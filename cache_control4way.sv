==> flow/design.v <==
package lc3b_types;
typedef logic [15:0] lc3b_word;
typedef logic  [7:0] lc3b_byte;
typedef logic  [8:0] lc3b_offset9;
typedef logic  [5:0] lc3b_offset6;
typedef logic  [2:0] lc3b_reg;
typedef logic  [2:0] lc3b_nzp;
typedef logic  [1:0] lc3b_mem_wmask;
typedef logic	[3:0] lc3b_imm4;
typedef logic	[4:0] lc3b_imm5;
typedef logic  [10:0] lc3b_imm11;
typedef logic	[7:0] lc3b_trapvect8;
typedef logic  [127:0] lc3b_line;
typedef logic  [127:0] lc3b_c_line;
typedef logic  [3:0] lc3b_c_offset;
typedef logic [2:0] lc3b_c_index;
typedef logic [11:0] lc3b_wb_adr;
typedef enum bit [3:0] {
    op_add  = 4'b0001,
    op_and  = 4'b0101,
    op_br   = 4'b0000,
    op_jmp  = 4'b1100,    
    op_jsr  = 4'b0100,    
    op_ldb  = 4'b0010,
    op_ldi  = 4'b1010,
    op_ldr  = 4'b0110,
    op_lea  = 4'b1110,
    op_not  = 4'b1001,
    op_rti  = 4'b1000,
    op_shf  = 4'b1101,
    op_stb  = 4'b0011,
    op_sti  = 4'b1011,
    op_str  = 4'b0111,
    op_trap = 4'b1111
} lc3b_opcode;
typedef enum bit [3:0] {
    alu_add,
    alu_and,
    alu_not,
    alu_pass,
    alu_sll,
    alu_srl,
    alu_sra
} lc3b_aluop;
typedef struct packed {
	lc3b_opcode opcode;
	logic load_cc;
	logic is_br;
	logic is_j;
	logic is_trap;
	lc3b_aluop aluop;
	logic [2:0] regfilemux_sel;
	logic [1:0] alumux_sel;
	logic load_regfile;
	logic mem_read;
	logic mem_write;
	logic is_jsr;
	logic [1:0] addr_sel;
	logic [1:0] mem_byte_enable;
	logic is_ldi;
	logic is_sti;
} lc3b_control_word;
endpackage : lc3b_types
interface wishbone (input wire CLK);
  logic [127:0] DAT_M, DAT_S;
  logic ACK, CYC, STB, RTY, WE;
  logic [11:0] ADR;
  logic [15:0] SEL;
  modport master (
	input DAT_S, CLK, ACK, RTY,
	output DAT_M, CYC, STB, WE, SEL, ADR
  );
  modport slave (
	input DAT_M, CLK, CYC, STB, WE, SEL, ADR,
	output DAT_S, ACK, RTY
  );
endinterface
import lc3b_types::*;
module cache_control4way
(
	input clk,
	input readwrite,  
	input dirty0_out,
	input dirty1_out,
	input dirty2_out,
	input dirty3_out,
	input valid0_out,
	input valid1_out,
	input valid2_out,
	input valid3_out,
	input hit0,
	input hit1,
	input hit2,
	input hit3,
	input [1:0] LRU_out,
	input pmem_resp,
	input req,
	output logic data0_writeword,
	output logic data1_writeword,
	output logic data2_writeword,
	output logic data3_writeword,
	output logic data0_writeline,
	output logic data1_writeline,
	output logic data2_writeline,
	output logic data3_writeline,
	output logic tag0_write,
	output logic tag1_write,
	output logic tag2_write,
	output logic tag3_write,
	output logic valid0_write,
	output logic valid1_write,
	output logic valid2_write,
	output logic valid3_write,
	output logic valid_in,
	output logic dirty0_write,
	output logic dirty1_write,
	output logic dirty2_write,
	output logic dirty3_write,
	output logic dirty_in,
	output logic updateLRU,
	output logic pmem_write,
	output logic pmem_read,
	output logic cpu_resp,
	output logic wb_sel,
	output logic [2:0] adrmux_sel,
	output logic cache_hit_inc,
	output logic cache_miss_inc,
	output logic load_adr
);
logic was_miss, was_miss_next;
initial was_miss= 1'b0;
always_ff @ (posedge clk)
begin
	was_miss <= was_miss_next;
end
enum int unsigned {
	 idle,
	 write_back,
	 stall,
	 load_line,
	 update_cache
} state, next_state;
always_comb
begin : state_actions
	data0_writeword = 1'b0;
	data1_writeword = 1'b0;
	data2_writeword = 1'b0;
	data3_writeword = 1'b0;
	data0_writeline = 1'b0;
	data1_writeline = 1'b0;
	data2_writeline = 1'b0;
	data3_writeline = 1'b0;
	tag0_write = 1'b0;
	tag1_write = 1'b0;
	tag2_write = 1'b0;
	tag3_write = 1'b0;
	valid0_write = 1'b0;
	valid1_write = 1'b0;
	valid2_write = 1'b0;
	valid3_write = 1'b0;
	valid_in = 1'b0;
	dirty0_write = 1'b0;
	dirty1_write = 1'b0;
	dirty2_write = 1'b0;
	dirty3_write = 1'b0;
	dirty_in = 1'b0;
	updateLRU = 1'b0;
	pmem_write = 1'b0;
	pmem_read = 1'b0;
	cpu_resp = 1'b0;
	wb_sel = 0;
	cache_hit_inc = 1'b0;
	cache_miss_inc = 1'b0;
	was_miss_next = 0;
	 case(state)
		idle:begin
			if(readwrite == 0 && (hit0 || hit1 || hit2 || hit3)) begin
				if (!was_miss) begin
					cache_hit_inc = 1;
					was_miss_next = 0;
				end
				else was_miss_next = 0;
				cpu_resp = 1;
				if((hit0 && (LRU_out == 2'b00)) || (hit1 && (LRU_out == 2'b01)) ||
					(hit2 && (LRU_out == 2'b10)) || (hit3 && (LRU_out == 2'b11))) begin
					updateLRU = 1;
				end
			end
			if(readwrite == 1 && (hit0 || hit1 || hit2 || hit3)) begin
				if (!was_miss) begin
					cache_hit_inc = 1;
					was_miss_next = 0;
				end
				else was_miss_next = 0;
				wb_sel = 1;
				dirty_in = 1;
				cpu_resp = 1;
				if (hit0) begin
					data0_writeline = 1;
					dirty0_write = 1;
				end
				else if (hit1) begin
					data1_writeline = 1;
					dirty1_write = 1;
				end
				else if (hit2) begin
					data2_writeline = 1;
					dirty2_write = 1;
				end
				else begin
					data3_writeline = 1;
					dirty3_write = 1;
				end
				if((hit0 && (LRU_out == 2'b00)) || (hit1 && (LRU_out == 2'b01)) ||
					(hit2 && (LRU_out == 2'b10)) || (hit3 && (LRU_out == 2'b11))) begin
					updateLRU = 1;
				end
			end
		end
		write_back:begin
			pmem_write = 1;
		end
		stall:  ;
		load_line:begin
			pmem_read = 1;
			if(pmem_resp) begin
				valid_in = 1;
				dirty_in = 0;
				if(!valid0_out || (LRU_out == 2'b00)) begin
					data0_writeline = 1;
					tag0_write = 1;
					valid0_write = 1;
					dirty0_write = 1;
					if(LRU_out == 2'b00) updateLRU = 1;
				end
				else if(!valid1_out || (LRU_out == 2'b01)) begin
					data1_writeline = 1;
					tag1_write = 1;
					valid1_write = 1;
					dirty1_write = 1;
					if(LRU_out == 2'b01) updateLRU = 1;
				end
				else if (!valid2_out || (LRU_out == 2'b10)) begin
					data2_writeline = 1;
					tag2_write = 1;
					valid2_write = 1;
					dirty2_write = 1;
					if(LRU_out == 2'b10) updateLRU = 1;
				end
				else if (!valid3_out || (LRU_out == 2'b11)) begin
					data3_writeline = 1;
					tag3_write = 1;
					valid3_write = 1;
					dirty3_write = 1;
					if(LRU_out == 2'b11) updateLRU = 1;
				end
				else begin
					data0_writeline = 1;
					tag0_write = 1;
					valid0_write = 1;
					dirty0_write = 1;
					if(!LRU_out) updateLRU = 1;
				end
			end
		end
		update_cache:begin
			cache_miss_inc = 1;
			was_miss_next= 1;
		end
		default:  ;
	endcase
end
always_comb
begin : next_state_logic
	load_adr = 1'b0;
	adrmux_sel = 3'b000;
	case(state)
		default: next_state = idle;
		idle:begin
			if(req) begin
				if(!hit0 && !hit1 && !hit2 && !hit3) begin  
					load_adr = 1;
					if(((LRU_out == 2'b00) && dirty0_out) || ((LRU_out == 2'b01) && dirty1_out) ||
						((LRU_out == 2'b10) && dirty2_out) || ((LRU_out == 2'b11) && dirty3_out)) begin
						next_state = write_back;
						case(LRU_out)
							2'b00 : adrmux_sel = 3'b001;
							2'b01 : adrmux_sel = 3'b010;
							2'b10 : adrmux_sel = 3'b011;
							2'b11 : adrmux_sel = 3'b100;
						endcase
					end
					else begin
						next_state = load_line;	 
					end
				end
				else begin
					next_state = idle;
				end
			end
			else begin
				next_state = idle;
			end
		end
		write_back:begin
			if(pmem_resp) next_state = stall;
			else next_state = write_back;
		end
		stall:begin
			load_adr = 1;
			next_state = load_line;
		end
		load_line:begin
			if(pmem_resp) next_state = update_cache;
			else next_state = load_line;
		end
		update_cache:begin
			next_state = idle;
		end
	endcase
end
always_ff @(posedge clk)
begin: next_state_assignment
	 state <= next_state;
end	
endmodule : cache_control4way
# Step by step through the tools: cache_control4way
# Tool output for the design above, in the order of the flow.
# Lines are those of the file above, counted from 1.
# Cell names lack the library's common part.
# A cell with - has no value.
# setup
design	cache_control4way
clock	clk
lib	sky130hd
lib_corner	tt_025C_1v80

# Word-level counts
# Source: Yosys, flattened and elaborated, memories not mapped. Widths are those after wreduce; folded enables and synchronous resets count as part of the registers. Registers that Yosys merges into a memory's read port (data or address) are not register bits. Print and check cells do not count. Equal cells are merged and count once.
# word_totals
regBits	4
input_bits	18
output_inout_bits	33
elab_cells	127
# op_classes
eq_ne	7
muxes	81
bitwise	1
reduce_and_logical	36
# op_table
operator	n
2-to-1 mux 1 bit	64
logical NOT 32 bit	1
case mux 3 bit (select 4 bit)	2
2-to-1 mux 3 bit	5
logical AND 1 bit	13
logical OR 1 bit	13
case mux 1 bit (select 2 bit)	6
logical NOT 1 bit	8
2-to-1 mux 2 bit	4
== test 3 x 2 -> 1 bit with constant B	2
== test 2 bit with constant B	2
== test 3 x 1 -> 1 bit with constant B	1
== test 3 bit with constant B	1
== test 2 x 1 -> 1 bit with constant B	1
logical NOT 2 bit	1
NOT 1 bit	1

# Logic depth
# Longest topological path by Yosys (ltp), each cell counted once; first at word level (registers and memories cut), then after technology mapping (sequential cells cut; the memories' decode and read muxes count).
# logic_depth
word_depth	10
ABC_AREA	0
depth_mapped	7
ltp_nobuf	5

# Mapped cells and area
# Yosys stat after the flow's synthesis: flattened, memories mapped to cells. It holds for the ABC_AREA given above (unset counts as 0); a run with the other value may have another netlist.
# types
cell	n	area_total_um2
buf_4	14	105.101
dfxtp_1	4	80.077
ha_1	5	62.56
nor2_1	7	26.275
a21oi_1	5	25.024
nor2b_1	4	25.024
nand4b_4	1	23.773
nor4_4	1	21.27
nor4bb_1	2	20.019
nand4b_1	2	17.517
a211oi_1	2	15.014
a22oi_1	2	15.014
inv_1	4	15.014
nor3b_1	2	15.014
nor4b_2	1	15.014
and2_1	2	12.512
nand2b_1	2	12.512
o22ai_1	2	12.512
# Other cell types: 21; their cells: 22.
# mapped
mapped_cells	84
synth_area_um2	660.6
ff_cells	4

# Path before layout
# Path of least setup slack by OpenSTA after synthesis, without wires, with an ideal clock, recovery checks aside; 20% of the period is set as input and as output delay. Where synthesis merged equal registers, the netlist keeps one of their names.
# synth_path
path_kind	input port to output port
start	input port LRU_out[0]
end	output port dirty3_write
tclk_ps	3000
in_delay_ps	600
t_first_pin_ps	600
t_arrival_ps	1825
required_ps	2400
path_slack_ps	575
path_delay_ps	1225
stages	7
path_buffers	2
synth_period_reached_ps	2425
# "path_delay_ps" is the arrival time less input delay plus setup time.
# At an output port there is no setup time.
# "stages" counts driving pins, that of a launching flip-flop among them; a cell with two outputs on the path counts twice.
# "synth_period_reached_ps" = period - worst setup slack (recovery checks aside). The figure is calculated, with input and output delays left at 20% of the set period.
# Between the ends stands the longest chain of elaborated cells between them, by number of cells; it is not shown to be the way that was timed. Of several equally long chains one is given.
# A line is the first line of the expression or statement that the cell stems from. Yosys adds cells for indexed reads and writes and turns some case tables into memories.
# synth_between
path_cell_list	inv_1 > ha_1 > nand2b_1 > or2_1 > clkbuf_1 > o22ai_1 > buf_4
elab_chain_cells	8
cells_between	14
cone_classes	eq/ne: 3; mux: 6; reduce/logical: 5
# synth_lines
item	line_no	rtl
start: declaration	95	input [1:0] LRU_out,
== test 2 bit	250	else if (!valid3_out || (LRU_out == 2'b11)) begin
logical OR 1 bit	250
2-to-1 mux 1 bit	250
2-to-1 mux 1 bit	243	else if (!valid2_out || (LRU_out == 2'b10)) begin
2-to-1 mux 1 bit	236	else if(!valid1_out || (LRU_out == 2'b01)) begin
2-to-1 mux 1 bit	229	if(!valid0_out || (LRU_out == 2'b00)) begin
2-to-1 mux 1 bit	226	if(pmem_resp) begin
case mux 1 bit (select 2 bit)	175	case(state)
end: declaration	118	output logic dirty3_write,

# Below are 2 stored runs of the flow (Yosys, OpenROAD; platform sky130hd) on cache_control4way, each with its settings, unordered. Constraints: input delay and output delay 20% of the set period each, output load 0.01 pF.
# Among the settings, -- means not set for that run.
name,run A,run B
period_ns,1.33,1.84
CORE_UTILIZATION,36,54
PLACE_DENSITY_LB_ADDON,0.29,--
HOLD_SLACK_MARGIN,0.12,--
CORE_ASPECT_RATIO,0.77,0.8
TNS_END_PERCENT,85,--
ABC_AREA,0,--
CTS_CLUSTER_DIAMETER,318,376
MIN_ROUTING_LAYER,met1,--
CAP_MARGIN,20,20
CORE_MARGIN,2,3
SLEW_MARGIN,20,20
PLACE_DENSITY,--,0.43
CELL_PAD_IN_SITES_GLOBAL_PLACEMENT,--,2
CELL_PAD_IN_SITES_DETAIL_PLACEMENT,--,0
CTS_CLUSTER_SIZE,--,25
# Run A: stopped before the end: routing reported DPL-0033
# Run B: stopped before the end: floorplanning reported PDN-0185
